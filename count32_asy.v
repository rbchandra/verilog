==> flow/design.v <==
`timescale 1ns / 1ps
module count32_asy(clk,rst,count);
input clk,rst;
output reg [31:0] count;
always@(posedge clk or posedge rst)
begin
if(rst)
count = 32'b0;
else
count = count + 1;
end
endmodule
From RTL to reports: count32_asy
Tool output for the design above, in the order of the flow.
Line numbers count from 1 in the design file above.
Operators carry their Yosys type and port widths (W data, S select, Z words).
Library cell names are shortened.
{"block": "design", "top_module": "count32_asy", "clock": "clk", "cell_library": "sky130hd", "pvt_corner": "tt_025C_1v80"}

Elaborated design
Counts by Yosys on the flattened word-level netlist (proc, flatten, opt, wreduce; memories kept). Register bits leave out memories and registers merged into their read ports (data or address); mux counts leave out enables and synchronous resets folded into registers. Print and check cells are left out. Cells with the same type and inputs are merged into one.
{"block": "op_classes", "addsub": 1}
{"block": "op_table", "operator": "$add A32 B1 Y32 const B", "count": 1}
{"block": "bits", "ff_bits": 32, "in_bits": 2, "output_inout_bits": 32, "wordCells": 2}

Logic depth
Yosys ltp: most cells in a row. Word level: on the elaborated netlist, between registers, memories and ports. Mapped: between sequential cells and ports; inverters and the memories' decode and read muxes count.
{"block": "depth", "word_depth": 1, "abc_area": 1, "ltp_mapped": 8, "depth_no_buf": 8}

Netlist
Yosys stat after the flow's synthesis: flattened, memories mapped to cells. It holds for the ABC_AREA given above (unset counts as 0); a run with the other value may have another netlist.
{"block": "synth_totals", "stdcells": 226, "synth_area_um2": 1804.2, "seqArea_um2": 800.8, "flip_flops": 32, "buffers": 0}
{"block": "types", "type": "dfrtp_1", "count": 32, "type_area_um2": 800.768}
{"block": "types", "type": "nand2_1", "count": 89, "type_area_um2": 334.07}
{"block": "types", "type": "nor2_1", "count": 33, "type_area_um2": 123.869}
{"block": "types", "type": "inv_1", "count": 20, "type_area_um2": 75.072}
{"block": "types", "type": "xor2_1", "count": 8, "type_area_um2": 70.067}
{"block": "types", "type": "nor2_4", "count": 6, "type_area_um2": 67.565}
{"block": "types", "type": "nand3b_1", "count": 8, "type_area_um2": 60.058}
{"block": "types", "type": "nor2_8", "count": 3, "type_area_um2": 60.058}
{"block": "types", "type": "xnor2_1", "count": 5, "type_area_um2": 43.792}
{"block": "types", "type": "nand3_1", "count": 7, "type_area_um2": 35.034}
{"block": "types", "type": "nand2_4", "count": 3, "type_area_um2": 33.782}
{"block": "types", "type": "xor2_2", "count": 2, "type_area_um2": 32.531}
{"block": "types", "type": "nand2_2", "count": 5, "type_area_um2": 31.28}
{"block": "types", "type": "nor2_2", "count": 3, "type_area_um2": 18.768}
{"block": "types", "type": "ha_1", "count": 1, "type_area_um2": 12.512}
{"block": "types", "type": "o21ai_0", "count": 1, "type_area_um2": 5.005}

Path before layout
Source: OpenSTA report_checks on the synthesized netlist (no wires, ideal clock, input and output delay 20% of the period each), path of least setup slack; recovery checks are left aside. Register names are those of the netlist, which keeps one name where synthesis merged equal registers.
{"block": "synth_timing", "kind": "reg-to-reg", "start": "reg count[1]", "end": "reg count[20]", "tclk_ps": 3370, "setup_ps": 117, "launch_ps": 0, "arrival_ps": 1233, "t_required_ps": 3253, "slack_ps": 2020, "delay_ps": 1350, "path_stages": 9, "n_path_buf": 0, "period_less_setup_slack_ps": 1350}
"delay_ps" is the arrival time less input delay plus setup time.
"path_stages" counts driving pins, that of a launching flip-flop among them; a cell with two outputs on the path counts twice.
"period_less_setup_slack_ps" is the clock period less the worst setup slack; recovery checks do not enter. This is arithmetic on one report: input and output delays are still those of the set period (20% each).
The rows between start and end are the longest chain of elaborated cells between them; the timing report does not say that the signal goes this way. Where chains are equally long, one stands for them.
Each line given opens the expression or statement behind the cell; cells for indexed reads and writes are added by Yosys, which also makes memories of some case tables.
{"block": "synth_between", "cell_sequence": "dfrtp_1 -> ha_1 -> inv_1 -> nor2_4 -> nand2_4 -> nor2_8 -> nand2_1 -> nand2_1 -> nand2_1", "elab_chain_len": 1, "cells_between": 1, "cone_lines": 1, "cone_classes": "1 x add/sub"}
{"block": "synth_rtl", "element": "from (decl)", "line": 4, "rtl": "output reg [31:0] count;"}
{"block": "synth_rtl", "element": "from (assign)", "line": 8, "rtl": "count = 32'b0;"}
{"block": "synth_rtl", "element": "from (assign)", "line": 10, "rtl": "count = count + 1;"}
{"block": "synth_rtl", "element": "$add A32 B1 Y32", "line": 10}
{"block": "synth_rtl", "element": "to (assign)", "line": 8}
{"block": "synth_rtl", "element": "to (assign)", "line": 10}
{"block": "synth_rtl", "element": "to (decl)", "line": 4}

Path in the finished layout
From the final timing report of run 2: the path of least setup slack in the routed layout; clock arrival at registers is part of the times.
The report prints the path's times to 10 ps; the period is as set.
{"block": "layout_timing", "kind": "reg-to-output", "start": "reg count[15]", "end": "out count[15]", "tclk_ps": 2200, "out_delay_ps": 440, "launch_ps": 280, "arrival_ps": 1320, "t_required_ps": 1760, "slack_ps": 440, "path_stages": 2, "n_path_buf": 1}
{"block": "layout_between", "cell_sequence": "dfrtp_1 -> clkdlybuf4s50_1", "elab_chain_len": 0, "cells_between": 0, "cone_lines": 0}
{"block": "layout_rtl", "element": "from (decl)", "line": 4, "rtl": "output reg [31:0] count;"}
{"block": "layout_rtl", "element": "from (assign)", "line": 8, "rtl": "count = 32'b0;"}
{"block": "layout_rtl", "element": "from (assign)", "line": 10, "rtl": "count = count + 1;"}
{"block": "layout_rtl", "element": "to (decl)", "line": 4}

## Implementation results

count32_asy through Yosys and OpenROAD on sky130hd: 2 stored runs, unordered, with their settings and measured results. The constraints put input and output delay at 20% of the set period each and load the outputs with 0.01 pF.
"achieved_period_ps" means the clock period less the worst setup slack. The figure is calculated, with input and output delays left at 20% of the set period.
"worst_path_allowed_less_slack_ps" is the time allowed to the run's worst setup path (the clock period less input and output delay, where it has them) less its slack. Clock arrival times count: a late capture clock shortens it, a late launch clock lengthens it.
"power_uw" rests on the timing tool's default activity at the inputs, not on a simulated workload.
"worst_path_allowed_less_slack_ps" is known to 10 ps.

{"run": "run 1", "settings": { "period_ns": 1.44, "CORE_UTILIZATION": 65, "PLACE_DENSITY_LB_ADDON": 0.09, "CORE_MARGIN": 8, "CELL_PAD_IN_SITES_GLOBAL_PLACEMENT": 1, "GPL_TIMING_DRIVEN": 1, "CTS_CLUSTER_SIZE": 92, "CAP_MARGIN": 5, "SLEW_MARGIN": 20 }, "outcome": "stopped before the end: placement reported FLW-0024"}
{"run": "run 2", "settings": { "period_ns": 2.2, "CORE_UTILIZATION": 33, "PLACE_DENSITY": 0.55, "CORE_MARGIN": 4, "TNS_END_PERCENT": 60, "ABC_AREA": 1, "CTS_CLUSTER_SIZE": 97, "CTS_CLUSTER_DIAMETER": 94, "SLEW_MARGIN": 25, "CAP_MARGIN": 20 }, "results": { "hold_worst_slack_ps": 508, "worst_path_allowed_less_slack_ps": 1320, "critical_path_kind": "reg-to-output", "achieved_period_ps": 1763, "cell_area_final_um2": 2319.7, "dieArea_um2": 6714.2, "fin_util_frac": 0.446, "yosys_chip_area_um2": 1804.2, "setup_tns_ps": 0, "power_uw": 1062, "final_setup_ws_ps": 437 }}
